==> flow/design.v <==
module fsm(
	input logic clk, rst, nfc, card_active, fund_enough, maintenance, monthly,
	output logic open, reduce_bal,
	output logic [2:0] disp,
	output logic [1:0] sound
);
localparam [10:0] 
	IDLE = 		11'b00_000_00_0000,
	CHECK_VALID = 	11'b00_000_00_0010,
	INVALID = 	11'b01_000_00_0011,
	CHECK_BAL = 	11'b00_000_00_0100,
	REDUCE_BAL = 	11'b00_000_01_0101,
	INSUF_BAL = 	11'b01_000_00_0110,
	OPEN = 		11'b10_000_10_0111,
	DELAY_O = 	11'b00_100_10_1000,
	DELAY_OM = 	11'b00_101_10_1001,
	DELAY_E = 	11'b00_010_00_1010,
	DELAY_IF = 	11'b00_001_00_1011,
	CLOSE = 	11'b00_000_00_1100,
	SERV = 		11'b00_111_00_1101,
	SERV_E = 	11'b01_111_00_1110;
logic [10:0] state; 
logic delayed, start_delay;
logic [2:0] count;
always_ff @(posedge clk) 
begin 
if (rst) state <= IDLE;
else
	case (state)
		SERV:
		begin
			if(nfc)
				state <= SERV_E;
			else
				if(maintenance == 1'b1)
					state <= SERV;
				else
					state <= IDLE;
		end
		SERV_E:				 
		begin
			state <= SERV;
		end
		IDLE:
		begin
			if(maintenance) 	 
				state <= SERV;
			else 
				if(nfc) 		 
					state <= CHECK_VALID ;
				else
					state <= IDLE;
		end
		CHECK_VALID:
		begin
			if(card_active) 	 
				state <= CHECK_BAL;
			else 
				state <= INVALID;
		end
		INVALID:
		begin
			state <= DELAY_E;	 
		end
		CHECK_BAL:
		begin
			if(monthly)	 
				state <= OPEN;
			else 
				if(fund_enough == 1'b1) 
					state <= REDUCE_BAL;		 
				else 
					state <= INSUF_BAL;
		end
		REDUCE_BAL:
		begin
			state <= OPEN;
		end
		INSUF_BAL:
		begin
			state <= DELAY_IF;
		end
		OPEN:
		begin
			if(monthly == 1'b1)
				state <= DELAY_O;	 
			else
				state <= DELAY_OM;
		end
		DELAY_O:
		begin
			if(delayed) 
				if(open)
					state <= CLOSE;
				else
					state <= IDLE;
			else 
				state <= DELAY_O;
		end
		DELAY_OM:
		begin
			if(delayed) 
				if(open)
					state <= CLOSE;
				else
					state <= IDLE;
			else 
				state <= DELAY_OM;
		end
		DELAY_IF:
		begin
			if(delayed) 
				if(open)
					state <= CLOSE;
				else
					state <= IDLE;
			else 
				state <= DELAY_IF;
		end
		DELAY_E:
		begin
			if(delayed) 
				if(open)
					state <= CLOSE;
				else
					state <= IDLE;
			else 
				state <= DELAY_E;
		end
		CLOSE:
		begin
			state <= IDLE;
		end
		default:
		begin
			state <= IDLE;
		end
	endcase
end  
always_comb 
begin
	disp =	state[8:6];
	open =	state[5];
	reduce_bal = state[4];
	sound = state[10:9];
end
always_ff @(posedge clk)
begin
	if(start_delay)
		count <= count+1'b1;
	else
		count <= 3'b000;
end
always_comb 
begin
	if(state[3:0] >= 4'b1000 && state[3:0] < 4'b1100)
		start_delay = 1'b1;
	else
		start_delay = 1'b0;
	if( count > 3'b010 )
		delayed = 1'b1;
	else
		delayed = 1'b0;
end
endmodule 
# Step by step through the tools: fsm

Tool output for the design above, in the order of the flow.
Line numbers count from 1 in the design file above.
Operators: Yosys type, input widths -> output width; for muxes data width and select width s.
Library cell names are shortened.
A cell with -- has no value.

Top module: fsm
Clock port: clk
Standard-cell library: sky130hd
Timing corner: tt_025C_1v80

# Word-level counts

Source: Yosys, flattened and elaborated, memories not mapped. Widths are those after wreduce; folded enables and synchronous resets count as part of the registers. Registers that Yosys merges into a memory's read port (data or address) are not register bits. Print and check cells do not count. Equal cells are merged and count once.

Bits in registers: 14
Latch bits: 0
Bits in writable memories: 0
Memory bits (read-only): 0
Clocked read ports x word width: 0
Memories: 0
Input bits: 7
Output and inout bits: 7
Elaborated cells: 36

$add $sub $neg: 1
$mul: 0
Div/mod/pow operators: 0
Order comparisons: 3
Eq/ne operators: 12
Shift operators: 0
Muxes and demuxes: 16
Bitwise logic cells: 0
Reduce/logical cells: 2

Operators by type and width:

| cell                 | number |
| $pmux 11 s13         | 1 |
| $mux 11              | 4 |
| $eq 11x10->1 const B | 3 |
| $eq 11x9->1 const B  | 3 |
| $mux 10              | 3 |
| $mux 9               | 3 |
| $eq 11x11->1 const B | 1 |
| $eq 11x2->1 const B  | 1 |
| $eq 11x3->1 const B  | 1 |
| $eq 11x5->1 const B  | 1 |
| $eq 11x7->1 const B  | 1 |
| $eq 11x8->1 const B  | 1 |
| $logic_not 11->1     | 1 |
| $mux 7               | 1 |
| $ge 4x4->1 const B   | 1 |
| $lt 4x4->1 const B   | 1 |
| $mux 4               | 1 |
| $add 3x1->3 const B  | 1 |
| $gt 3x2->1 const B   | 1 |
| $mux 2               | 1 |
| $mux 1               | 2 |
| $logic_and 1x1->1    | 1 |

# Logic depth

Longest topological path by Yosys (ltp), each cell counted once; first at word level (registers and memories cut), then after technology mapping (sequential cells cut; the memories' decode and read muxes count).

Depth after elaboration: 4
ABC_AREA: 0
Depth in mapped cells: 8

# Synthesis result

The flow's flattened synthesis, as Yosys stat reports it; memories are mapped. The netlist is that of the ABC_AREA named above (0 if unset); the other value can give another one.
Totals and module areas in this step are rounded.

Standard cells after synthesis: 131
Synthesis area: 1050 um2
Sequential area: 280 um2
Flip-flops: 14
Buffer cells: 11

Cells by type:

| type     | number | total area (um2) |
| dfxtp_1  | 14     | 280.269 |
| a21oi_1  | 9      | 45.043 |
| nor2_1   | 12     | 45.043 |
| buf_4    | 5      | 37.536 |
| nor4_1   | 6      | 37.536 |
| nor3_1   | 6      | 30.029 |
| nand4b_1 | 3      | 26.275 |
| xnor2_1  | 3      | 26.275 |
| ha_1     | 2      | 25.024 |
| nand3_1  | 5      | 25.024 |
| nor2b_1  | 4      | 25.024 |
| buf_6    | 2      | 22.522 |
| nor4_4   | 1      | 21.27 |
| o21ai_0  | 4      | 20.019 |
| a31oi_1  | 3      | 18.768 |
| inv_1    | 5      | 18.768 |
| nand2b_1 | 3      | 18.768 |
| nand4_1  | 3      | 18.768 |

Not listed: further types 31, cells in them 41.

# Path before layout

Path of least setup slack by OpenSTA after synthesis, without wires, with an ideal clock, recovery checks aside; 20% of the period is set as input and as output delay. Where synthesis merged equal registers, the netlist keeps one of their names.

Kind: register to register
Start point: reg state[4]
End point: reg state[4]
Clock period: 3.83 ns
Setup time: 0.088 ns
Launch time at the first pin: 0.000 ns
Data arrival time: 1.884 ns
Path slack: 1.859 ns
Delay of the path: 1.972 ns
Driving pins on the path: 8
Path buffers: 2
Synthesis period reached: 1.971 ns

"delay of the path" = arrival - input delay + setup time.
"driving pins on the path" counts driving pins, that of a launching flip-flop among them; a cell with two outputs on the path counts twice.
"synthesis period reached" is the clock period less the worst setup slack; recovery checks do not enter. This is arithmetic on one report: input and output delays are still those of the set period (20% each).
The rows between start and end are the longest chain of elaborated cells between them; the timing report does not say that the signal goes this way. Where chains are equally long, one stands for them.
A line is the first line of the expression or statement that the cell stems from. Yosys adds cells for indexed reads and writes and turns some case tables into memories.
At most two assigning lines are given for a register; there are more.

Cell sequence: dfxtp_1 -> buf_6 -> or2_4 -> or3_4 -> a211o_1 -> a41o_1 -> buf_6 -> nor4_4
Length of the longest elaborated chain: 2

Ends and longest elaborated chain, after synthesis:

| item            | line | text |
| start, declared | 22   | `logic [10:0] state;` |
| start, assigned | 27   | `if (rst) state <= IDLE;` |
| start, assigned | 33   | `state <= SERV_E;` |
| $eq 11x8->1     | 29   | `case (state)` |
| $pmux 11 s13    | 29   |  |
| end, assigned   | 27   |  |
| end, assigned   | 33   |  |
| end, declared   | 22   |  |

# Path in the finished layout

Path of least setup slack in the final report of run 1 (OpenROAD, finished layout, wires in). Where an end is a register, its clock arrival counts in the times.

Kind: register to register
Start point: reg state[0]
End point: reg state[4]
Clock period: 2.95 ns
Setup time: 0.08 ns
Launch time at the first pin: 0.28 ns
Data arrival time: 2.46 ns
Path slack: 0.69 ns
Driving pins on the path: 6
Path buffers: 0

The rows between start and end are the longest chain of elaborated cells between them; the timing report does not say that the signal goes this way. Where chains are equally long, one stands for them.
At most two assigning lines are given for a register; there are more.

Cell sequence: dfxtp_1 -> inv_1 -> or3_1 -> a211o_1 -> a41o_1 -> nor4_4
Length of the longest elaborated chain: 2

Ends and longest elaborated chain, after layout:

| item            | line | text |
| start, declared | 22   | `logic [10:0] state;` |
| start, assigned | 27   | `if (rst) state <= IDLE;` |
| start, assigned | 33   | `state <= SERV_E;` |
| $eq 11x8->1     | 29   | `case (state)` |
| $pmux 11 s13    | 29   |  |
| end, assigned   | 27   |  |
| end, assigned   | 33   |  |
| end, declared   | 22   |  |

## Implementation results

Measured data: module fsm, platform sky130hd, 2 stored runs of the flow under differing settings, order arbitrary. Input and output delays are each 20% of the period that was set; the output load is 0.01 pF.
By "period reached" is meant the clock period of the run minus its worst setup slack. This is arithmetic on one report: input and output delays are still those of the set period (20% each).
"allowed time less slack (worst setup path)" means the part of the period allowed to the worst setup path (the constraints hold back 20% at inputs and 20% at outputs) less its slack; where the path has registers, the arrival times of their clocks count too.
"total power after layout": no workload was simulated; the value follows from the tool's default switching activity.
The results are shown rounded.

## Run 1

==> flow/run.sh <==
#!/bin/bash
# the make line also repeats the synthesis and layout settings of config.mk as NAME=value (left out here)
make -C /OpenROAD-flow-scripts/flow DESIGN_CONFIG=/design/flow/config.mk WORK_HOME=/design/flow/orfs CLKGATE_MAP_FILE= finish
==> flow/config.mk <==
export PLATFORM = sky130hd
export DESIGN_NAME = fsm
export DESIGN_NICKNAME = fsm
export VERILOG_FILES = /design/flow/design.v
export SDC_FILE = /design/flow/constraint.sdc
export NUM_CORES = 4
export LEC_CHECK = 0
export CAP_MARGIN = 20
export CORE_MARGIN = 2
export CORE_UTILIZATION = 40
export SLEW_MARGIN = 20
==> flow/constraint.sdc <==
create_clock -name core_clock -period 2.95 [get_ports {clk}]
set_input_delay 0.5900 -clock core_clock [delete_from_list [all_inputs] [get_ports {clk}]]
set_output_delay 0.5900 -clock core_clock [all_outputs]
set_load 0.01 [all_outputs]

| result of run 1 | value |
|---|---|
| standard-cell area after routing | 1180 um2 |
| allowed time less slack (worst setup path) | 2.26 ns |
| critical path type | register to register |
| total power after layout | 780 µW |
| setup total negative slack | 0.000 ns |
| area of the die | 3060 um2 |
| period reached | 2.259 ns |
| setup slack of the worst path | 0.691 ns |
| netlist area reported by Yosys | 1050 um2 |
| final worst hold slack | 0.458 ns |

## Run 2

==> flow/run.sh <==
#!/bin/bash
# the make line also repeats the synthesis and layout settings of config.mk as NAME=value (left out here)
make -C /OpenROAD-flow-scripts/flow DESIGN_CONFIG=/design/flow/config.mk WORK_HOME=/design/flow/orfs CLKGATE_MAP_FILE= finish
==> flow/config.mk <==
export PLATFORM = sky130hd
export DESIGN_NAME = fsm
export DESIGN_NICKNAME = fsm
export VERILOG_FILES = /design/flow/design.v
export SDC_FILE = /design/flow/constraint.sdc
export NUM_CORES = 4
export LEC_CHECK = 0
export ABC_AREA = 1
export CAP_MARGIN = 20
export CELL_PAD_IN_SITES_GLOBAL_PLACEMENT = 3
export CORE_MARGIN = 2
export CORE_UTILIZATION = 24
export CTS_CLUSTER_DIAMETER = 390
export GPL_ROUTABILITY_DRIVEN = 1
export MAX_ROUTING_LAYER = met5
export MIN_ROUTING_LAYER = met2
export PLACE_DENSITY_LB_ADDON = 0.13
export SETUP_SLACK_MARGIN = 0.56
export SLEW_MARGIN = 20
==> flow/constraint.sdc <==
create_clock -name core_clock -period 1.98 [get_ports {clk}]
set_input_delay 0.3960 -clock core_clock [delete_from_list [all_inputs] [get_ports {clk}]]
set_output_delay 0.3960 -clock core_clock [all_outputs]
set_load 0.01 [all_outputs]

| result of run 2 | value |
|---|---|
| standard-cell area after routing | 1640 um2 |
| allowed time less slack (worst setup path) | 1.55 ns |
| critical path type | register to register |
| total power after layout | 1830 µW |
| setup total negative slack | 0.000 ns |
| area of the die | 5150 um2 |
| period reached | 1.548 ns |
| setup slack of the worst path | 0.432 ns |
| netlist area reported by Yosys | 1100 um2 |
| final worst hold slack | 0.457 ns |
